==> flow/design.v <==
module clk_divider(
	input clk, 
	output led_driver_enable, 
	output debouncer_enable 
	);
	reg [22:0] counter; 
	assign led_driver_enable = (counter[16:0] == 17'b0) ? 1'b1 : 1'b0;
	assign debouncer_enable = (counter[21:0] == 22'b0) ? 1'b1 : 1'b0;
	always @ (posedge clk) begin
		counter <= counter + 1;
	end
endmodule
module debouncer(
	input clk,
	input clk_en,
	input button_in,
	output button_edge
	);
	reg [0:0] button_state;
	reg [0:0] button_state_prev;
	assign button_edge = (button_state_prev == 1'b0 && button_state == 1'b1)? 1'b1 : 1'b0;
	always @ (posedge clk) begin
		if(clk_en == 1'b1) begin
			button_state <= button_in;
		end
		button_state_prev <= button_state;
	end
endmodule
module edge_detect(
	input clk,
	input state_in,
	output state_edge
);
	reg [0:0] prev_state;
	assign state_edge = (prev_state == 1'b0 && state_in == 1'b1)? 1'b1 : 1'b0;
	always @ (posedge clk) begin
		prev_state <= state_in;
	end
endmodule
module numeric_leds_multiplexer(
	input clk,
	input clk_en,
	input [3:0] thousands,
	input [3:0] hundreds,
	input [3:0] tens,
	input [3:0] units,
	output reg [3:0] anodes, 
	output reg [6:0] cathodes 
	);
	reg [1:0] digit_activation; 
	reg [3:0] current_displayed_bcd;
	always @ (*) begin
		case(current_displayed_bcd)
			4'b0000: cathodes <= 7'b1000000;  
			4'b0001: cathodes <= 7'b1111001;  
			4'b0010: cathodes <= 7'b0100100;  
			4'b0011: cathodes <= 7'b0110000;  
			4'b0100: cathodes <= 7'b0011001;  
			4'b0101: cathodes <= 7'b0010010;  
			4'b0110: cathodes <= 7'b0000010;  
			4'b0111: cathodes <= 7'b1111000;  
			4'b1000: cathodes <= 7'b0000000;  
			4'b1001: cathodes <= 7'b0010000;  
			4'b1010: cathodes <= 7'b0001000;     
			4'b1011: cathodes <= 7'b0000011;     
			4'b1100: cathodes <= 7'b1000110;     
			4'b1101: cathodes <= 7'b0100001;     
			4'b1110: cathodes <= 7'b0000110;     
			4'b1111: cathodes <= 7'b0001110;     
		endcase
	end
	always @ (*) begin
		case(digit_activation)
			2'b0: begin 
				anodes = 4'b1110;
				current_displayed_bcd = units;
			end
			2'b1: begin 
				anodes = 4'b1101;
				current_displayed_bcd = tens;
			end
			2'b10: begin 
				anodes = 4'b1011;
				current_displayed_bcd = hundreds;
			end
			2'b11: begin 
				anodes = 4'b0111;
				current_displayed_bcd = thousands;
			end
		endcase
	end
	always @ (posedge clk) begin
		if(clk_en) begin
			digit_activation <= digit_activation + 2'b1;
		end
	end
endmodule
module alu(
	input clk,
	input [7:0] sw,
	input load_a,
	input load_b,
	input load_op,
	output reg [7:0] display_out
);
	reg [7:0] a;
	reg [7:0] b;
	always @ (posedge clk) begin
		if(load_a == 1'b1) begin
			a <= sw;
			display_out <= sw;
		end
		if(load_b == 1'b1) begin
			b <= sw;
			display_out <= sw;
		end
		if(load_op == 1'b1) begin
			case(sw[2:0])
				3'b000: display_out <= a ^ b;
				3'b001: display_out <= a & b;
				3'b010: display_out <= a | b;
				3'b011: display_out <= a + b;
				3'b100: display_out <= ((~b) + 8'b1) + (~((~a) + 8'b1)) + 8'b1; 
				default: display_out <= 8'b0;
			endcase
		end
	end
endmodule
module central_timing(
	input btn_edge_l, 
	input btn_edge_r, 
	input clk, 
	input reset, 
	output load_a,
	output load_b,
	output load_op,
	output [1:0] state_debug
	);
	localparam STATE_DEFAULT = 2'B0;
	localparam STATE_WAITING_2ND_OPERAND = 2'B1;
	localparam STATE_WAITING_OPCODE = 2'B10;
	localparam STATE_SHOWING_RESULT = 2'B11;
	reg [1:0] curr_state;
	assign state_debug = curr_state;
	always @ (posedge clk) begin
		if(reset) begin
			curr_state <= STATE_DEFAULT;
		end
		case(curr_state)
			STATE_DEFAULT: begin
				if(btn_edge_r) begin
					curr_state <= STATE_WAITING_2ND_OPERAND;
				end
				else begin
					curr_state <= STATE_DEFAULT;
				end
			end
			STATE_WAITING_2ND_OPERAND: begin
				if(btn_edge_r) begin
					curr_state <= STATE_WAITING_OPCODE;
				end
				else begin
					curr_state <= STATE_WAITING_2ND_OPERAND;
				end
			end
			STATE_WAITING_OPCODE: begin
				if(btn_edge_r) begin
					curr_state <= STATE_SHOWING_RESULT;
				end
				else begin
					curr_state <= STATE_WAITING_OPCODE;
				end
			end
			STATE_SHOWING_RESULT: begin
				if(btn_edge_l) begin
					curr_state <= STATE_DEFAULT;
				end
				else begin
					curr_state <= STATE_SHOWING_RESULT;
				end
			end
		endcase
	end
	edge_detect load_a_edge_detector(
		.clk(clk),
		.state_in((curr_state == STATE_WAITING_2ND_OPERAND)? 1'b1 : 1'b0),
		.state_edge(load_a)
	);
	edge_detect load_b_edge_detector(
		.clk(clk),
		.state_in((curr_state == STATE_WAITING_OPCODE)? 1'b1 : 1'b0),
		.state_edge(load_b)
	);
	edge_detect load_op_edge_detector(
		.clk(clk),
		.state_in((curr_state == STATE_SHOWING_RESULT)? 1'b1 : 1'b0),
		.state_edge(load_op)
	);
endmodule
module top_microwave_timer(
	input [7:0] sw, 
	input btnR, 
	input btnL, 
	input clk, 
	output [15:0] led,
	output [3:0] an, 
	output [6:0] seg 
	);
	wire led_driver_clk_enable; 
	wire debouncer_clk_enable;
	wire btn_edge_l;
	wire btn_edge_r;
	wire load_a;
	wire load_b;
	wire load_op;
	wire [7:0] result;
	assign led[15:8] = result;
	assign led[7:2] = 6'b0;
	clk_divider clk_divider_instance(
		.clk(clk),
		.led_driver_enable(led_driver_clk_enable),
		.debouncer_enable(debouncer_clk_enable)
	);
	debouncer debouncer_left(
		.clk(clk),
		.clk_en(debouncer_clk_enable),
		.button_in(btnL),
		.button_edge(btn_edge_l)
	);
	debouncer debouncer_right(
		.clk(clk),
		.clk_en(debouncer_clk_enable),
		.button_in(btnR),
		.button_edge(btn_edge_r)
	);
	numeric_leds_multiplexer numeric_leds_multiplexer_instance(
		.clk(clk),
		.clk_en(led_driver_clk_enable), 
		.thousands(8'b0),
		.hundreds(8'b0),
		.tens(result[7:4]),
		.units(result[3:0]),
		.anodes(an), 
		.cathodes(seg) 
	);
	alu alu_instance(
		.clk(clk),
		.sw(sw),
		.load_a(load_a),
		.load_b(load_b),
		.load_op(load_op),
		.display_out(result)
	);
	central_timing central_timing_instance(
		.btn_edge_l(btn_edge_l),
		.btn_edge_r(btn_edge_r),
		.clk(clk), 
		.reset(1'b0),
		.load_a(load_a),
		.load_b(load_b),
		.load_op(load_op),
		.state_debug(led[1:0])
	);
endmodule
Tool chain data of top_microwave_timer
Tool output for the design above, in the order of the flow.
Lines are those of the file above, counted from 1.
Operators carry their Yosys type and port widths (W data, S select, Z words).
{ "inputs": {"top_module": "top_microwave_timer", "clk_port": "clk", "cell_library": "sky130hd", "pvt_corner": "tt_025C_1v80"} }

Elaborated design
Source: Yosys, flattened and elaborated, memories not mapped. Widths are those after wreduce. Registers that Yosys merges into a memory's read port (data or address) are not register bits. Print and check cells do not count.
Yosys's memory passes give these memory sizes; they may raise the number of words (mostly to a power of two), join words into wider ones and drop unused or constant bits.
{ "word_totals": {"ff_bits": 58, "rom_bits": 112, "memories": 1, "output_inout_bits": 27, "word_cells": 75} }
{ "op_classes": {"add_sub_neg": 7, "eq_ne": 10, "muxes": 21, "n_logic": 11, "reduce_logical": 12} }
{ "memory_table": {"columns": ["name", "words", "word_bits", "read_ports", "write_ports", "line", "rtl"], "rows": [
  ["(no name shown)", 16, 7, 1, 0, 53, "case(current_displayed_bcd)"]
]} }
{ "ops": {"columns": ["cell", "count"], "rows": [
  ["$pmux W8 S5", 1],
  ["$add A8 B1 Y8 const B", 3],
  ["$not A8 Y8", 3],
  ["$mux W8", 3],
  ["$add A23 B1 Y23 const B", 1],
  ["$logic_not A22 Y1", 1],
  ["$logic_not A17 Y1", 1],
  ["$add A8 B8 Y8", 2],
  ["$pmux W4 S4", 1],
  ["$pmux W4 S3", 1],
  ["$mux W1", 12],
  ["$eq A2 B2 Y1 const B", 4],
  ["$and A8 B8 Y8", 1],
  ["$or A8 B8 Y8", 1],
  ["$xor A8 B8 Y8", 1],
  ["$pmux W2 S4", 1],
  ["$eq A3 B2 Y1 const B", 2],
  ["$logic_and A1 B1 Y1", 5],
  ["$not A1 Y1", 5],
  ["$eq A2 B1 Y1 const B", 2],
  ["$logic_not A2 Y1", 2],
  ["$mux W2", 2],
  ["$eq A3 B1 Y1 const B", 1],
  ["$eq A3 B3 Y1 const B", 1],
  ["$logic_not A3 Y1", 1],
  ["$reduce_bool A3 Y1", 1],
  ["$add A2 B1 Y2 const B", 1],
  ["$reduce_or A2 Y1", 1]
]} }

Logic depth
Depth = most cells in a row (Yosys ltp): at word level without a register or memory, in the mapped netlist without a sequential cell, where the memories' decode and read muxes count.
{ "depth": {"word_depth": 7, "abc_area": 0, "depth_mapped": 13, "mapped_depth_nobuf": 13} }

Mapped cells and area
Source: synth_stat.txt of the flow (Yosys; design flattened, memories mapped). It holds for the ABC_AREA given above (unset counts as 0); a run with the other value may have another netlist.
{ "mapped": {"stdcells": 368, "synth_area_um2": 3588.4, "seqArea_um2": 1421.4, "flip_flops": 57} }
{ "by_type": {"columns": ["cell", "count", "type_area_um2"], "rows": [
  ["sky130_fd_sc_hd__edfxtp_1", 28, 840.806],
  ["sky130_fd_sc_hd__dfxtp_1", 29, 580.557],
  ["sky130_fd_sc_hd__ha_1", 41, 512.992],
  ["sky130_fd_sc_hd__xnor2_1", 19, 166.41],
  ["sky130_fd_sc_hd__inv_1", 37, 138.883],
  ["sky130_fd_sc_hd__xor2_1", 14, 122.618],
  ["sky130_fd_sc_hd__nand2_1", 30, 112.608],
  ["sky130_fd_sc_hd__o21ai_0", 21, 105.101],
  ["sky130_fd_sc_hd__nor2_1", 21, 78.826],
  ["sky130_fd_sc_hd__nand3_1", 11, 55.053],
  ["sky130_fd_sc_hd__buf_4", 6, 45.043],
  ["sky130_fd_sc_hd__mux2_2", 4, 45.043],
  ["sky130_fd_sc_hd__nor2b_1", 7, 43.792],
  ["sky130_fd_sc_hd__fa_1", 2, 40.038],
  ["sky130_fd_sc_hd__a22oi_1", 5, 37.536],
  ["sky130_fd_sc_hd__and4_1", 4, 35.034],
  ["sky130_fd_sc_hd__nor3_1", 7, 35.034],
  ["sky130_fd_sc_hd__a31oi_1", 5, 31.28]
]} }
Not listed: further types 35, cells in them 77.
By module: a second synthesis without flattening, with its own total; a netlist apart from the flattened one above.
{ "unflattened": {"hier_cells": 383, "area_unflattened_um2": 3796.1} }
Rows give one instance, submodules left out.
{ "by_module": {"columns": ["mod", "n_inst", "cells", "area_um2"], "rows": [
  ["alu", 1, 212, 2021.9],
  ["clk_divider", 1, 86, 903.4],
  ["numeric_leds_multiplexer", 1, 57, 496.7],
  ["debouncer", 2, 3, 63.8],
  ["edge_detect", 3, 2, 33.8],
  ["central_timing", 1, 9, 96.3],
  ["top_microwave_timer", 1, 7, 48.8]
]} }

Timing after synthesis
Source: OpenSTA report_checks on the synthesized netlist (no wires, ideal clock, input and output delay 20% of the period each), path of least setup slack; recovery checks are left aside. Register names are those of the netlist, which keeps one name where synthesis merged equal registers.
{ "synth_timing": {"kind": "register to output", "start": "register numeric_leds_multiplexer_instance.digit_activation[0]", "end": "output seg[3]", "clock_period_ns": 6.4, "output_delay_ns": 1.280, "t_first_pin_ns": 0.000, "t_arrival_ns": 2.175, "required_time_ns": 5.120, "path_slack_ns": 2.945, "path_delay_ns": 2.175, "driving_pins": 9, "synth_period_reached_ns": 3.455} }
"path_delay_ns" = arrival - input delay + setup time.
A path that ends at an output port has no setup time.
"driving_pins": output pins that drive a net of the path, with the launching flip-flop's if there is one; two outputs of one cell count as two.
"synth_period_reached_ns" = period - worst setup slack (recovery checks aside). The figure is calculated, with input and output delays left at 20% of the set period.
Between the ends stands the longest chain of elaborated cells between them, by number of cells; it is not shown to be the way that was timed. Of several equally long chains one is given.
A line is the first line of the expression or statement that the cell stems from. Yosys adds cells for indexed reads and writes and turns some case tables into memories.
The chain passes a memory read, where the word-level depth is cut; so it can be longer than that depth.
{ "synth_via": {"path_cell_list": "sky130_fd_sc_hd__edfxtp_1 -> sky130_fd_sc_hd__inv_1 -> sky130_fd_sc_hd__ha_1 -> sky130_fd_sc_hd__clkbuf_1 -> sky130_fd_sc_hd__nor2_1 -> sky130_fd_sc_hd__a22oi_1 -> sky130_fd_sc_hd__inv_1 -> sky130_fd_sc_hd__ha_1 -> sky130_fd_sc_hd__mux4_2", "elab_chain_len": 4, "cone_cells": 7, "cone_lines": 2, "cone_classes": "eq/ne (3); mux (1); reduce/logical (2); memory (1)"} }
{ "synth_lines": {"columns": ["item", "line", "rtl"], "rows": [
  ["start: declaration", 50, "reg [1:0] digit_activation;"],
  ["start: assignment", 94, "digit_activation <= digit_activation + 2'b1;"],
  ["$eq A2 B2 Y1", 73, "case(digit_activation)"],
  ["$reduce_or A2 Y1", null, null],
  ["$pmux W4 S3", 73, null],
  ["$mem_v2 Z16 W7", 53, "case(current_displayed_bcd)"],
  ["end: declaration", 207, "output [6:0] seg"]
]} }

Timing after layout
Path of least setup slack in the final report of job 1 (OpenROAD, finished layout, wires in). Where an end is a register, its clock arrival counts in the times.
{ "layout_timing": {"kind": "register to register", "start": "register alu_instance.a[0]", "end": "register alu_instance.display_out[7]", "clock_period_ns": 1.96, "t_first_pin_ns": 0.34, "t_arrival_ns": 3.07, "required_time_ns": 2.06, "path_slack_ns": -1.02, "driving_pins": 12} }
Between the ends stands the longest chain of elaborated cells between them, by number of cells; it is not shown to be the way that was timed. Of several equally long chains one is given.
A register here has more assigning lines than the two given.
{ "layout_via": {"path_cell_list": "sky130_fd_sc_hd__edfxtp_1 -> sky130_fd_sc_hd__or4_4 -> sky130_fd_sc_hd__nor2_4 -> sky130_fd_sc_hd__xnor2_2 -> sky130_fd_sc_hd__ha_1 -> sky130_fd_sc_hd__ha_4 -> sky130_fd_sc_hd__o21a_1 -> sky130_fd_sc_hd__o31a_1 -> sky130_fd_sc_hd__o22ai_2 -> sky130_fd_sc_hd__xnor2_1 -> sky130_fd_sc_hd__o22ai_1 -> sky130_fd_sc_hd__o31a_1", "elab_chain_len": 7, "cone_cells": 8, "cone_lines": 4, "cone_classes": "add/sub (4); mux (2); logic (2)"} }
{ "layout_lines": {"columns": ["item", "line", "rtl"], "rows": [
  ["start: declaration", 106, "reg [7:0] a;"],
  ["start: assignment", 110, "a <= sw;"],
  ["$not A8 Y8", 123, "3'b100: display_out <= ((~b) + 8'b1) + (~((~a) + 8'b1)) + 8'b1;"],
  ["$add A8 B1 Y8", 123, null],
  ["$not A8 Y8", 123, null],
  ["$add A8 B8 Y8", 123, null],
  ["$add A8 B1 Y8", 123, null],
  ["$pmux W8 S5", 118, "case(sw[2:0])"],
  ["$mux W8", 117, "if(load_op == 1'b1) begin"],
  ["end: assignment", 115, "display_out <= sw;"],
  ["end: assignment", 119, "3'b000: display_out <= a ^ b;"],
  ["end: declaration", 104, "output reg [7:0] display_out"]
]} }

Data sheet: physical implementation of top_microwave_timer

Module top_microwave_timer, platform sky130hd: 2 stored runs of the flow (Yosys, OpenROAD) with differing settings, in no particular order. Input and output delays are each 20% of the period that was set; the output load is 0.01 pF.
"achieved clock period (ns)" = clock period - worst setup slack. The figure is calculated, with input and output delays left at 20% of the set period.
"worst setup path time (ns)": the worst setup path's part of the clock period (all of it between registers, 20% less for each end at a port) less its slack. A launch clock that arrives late makes it longer, a capture clock that arrives late makes it shorter.
By "finish__power__total" is meant OpenSTA's value without simulated activity: inputs other than the clock are taken to toggle once in ten clock periods, and the tool carries that through the logic.

settings of job 1
{
  "period_ns": 1.96,
  "CORE_UTILIZATION": 48,
  "SETUP_SLACK_MARGIN": 0.05,
  "PLACE_DENSITY_LB_ADDON": 0.13,
  "CORE_MARGIN": 2,
  "TNS_END_PERCENT": 90,
  "CTS_CLUSTER_DIAMETER": 126,
  "MIN_ROUTING_LAYER": "met2",
  "MAX_ROUTING_LAYER": "met5",
  "CAP_MARGIN": 20,
  "SLEW_MARGIN": 20
}
report of job 1
yosys chip area after synthesis (um^2): 3588.4
finish__design__die__area: 8183.9
finish__design__instance__area__stdcell: 5381.4
finish__design__instance__utilization: 0.7419
finish__timing__setup__ws: -1.017
finish__timing__setup__tns: -9.039
finish__timing__hold__ws: 0.365
finish__power__total: 2.692e-03
achieved clock period (ns): 2.977
worst setup path time (ns): 2.98
worst setup path kind: register to register

settings of job 2
{
  "period_ns": 2.47,
  "CORE_UTILIZATION": 63,
  "SETUP_SLACK_MARGIN": 0.7,
  "PLACE_DENSITY_LB_ADDON": 0.13,
  "HOLD_SLACK_MARGIN": 0.29,
  "CORE_MARGIN": 9,
  "CELL_PAD_IN_SITES_DETAIL_PLACEMENT": 0,
  "TNS_END_PERCENT": 10,
  "GPL_TIMING_DRIVEN": 1,
  "CAP_MARGIN": 30,
  "SLEW_MARGIN": 20
}
report of job 2
yosys chip area after synthesis (um^2): 3588.4
finish__design__die__area: 8736.6
finish__design__instance__area__stdcell: 4758.3
finish__design__instance__utilization: 0.8641
finish__timing__setup__ws: -0.474
finish__timing__setup__tns: -2.463
finish__timing__hold__ws: 0.377
finish__power__total: 2.077e-03
achieved clock period (ns): 2.944
worst setup path time (ns): 2.94
worst setup path kind: register to register
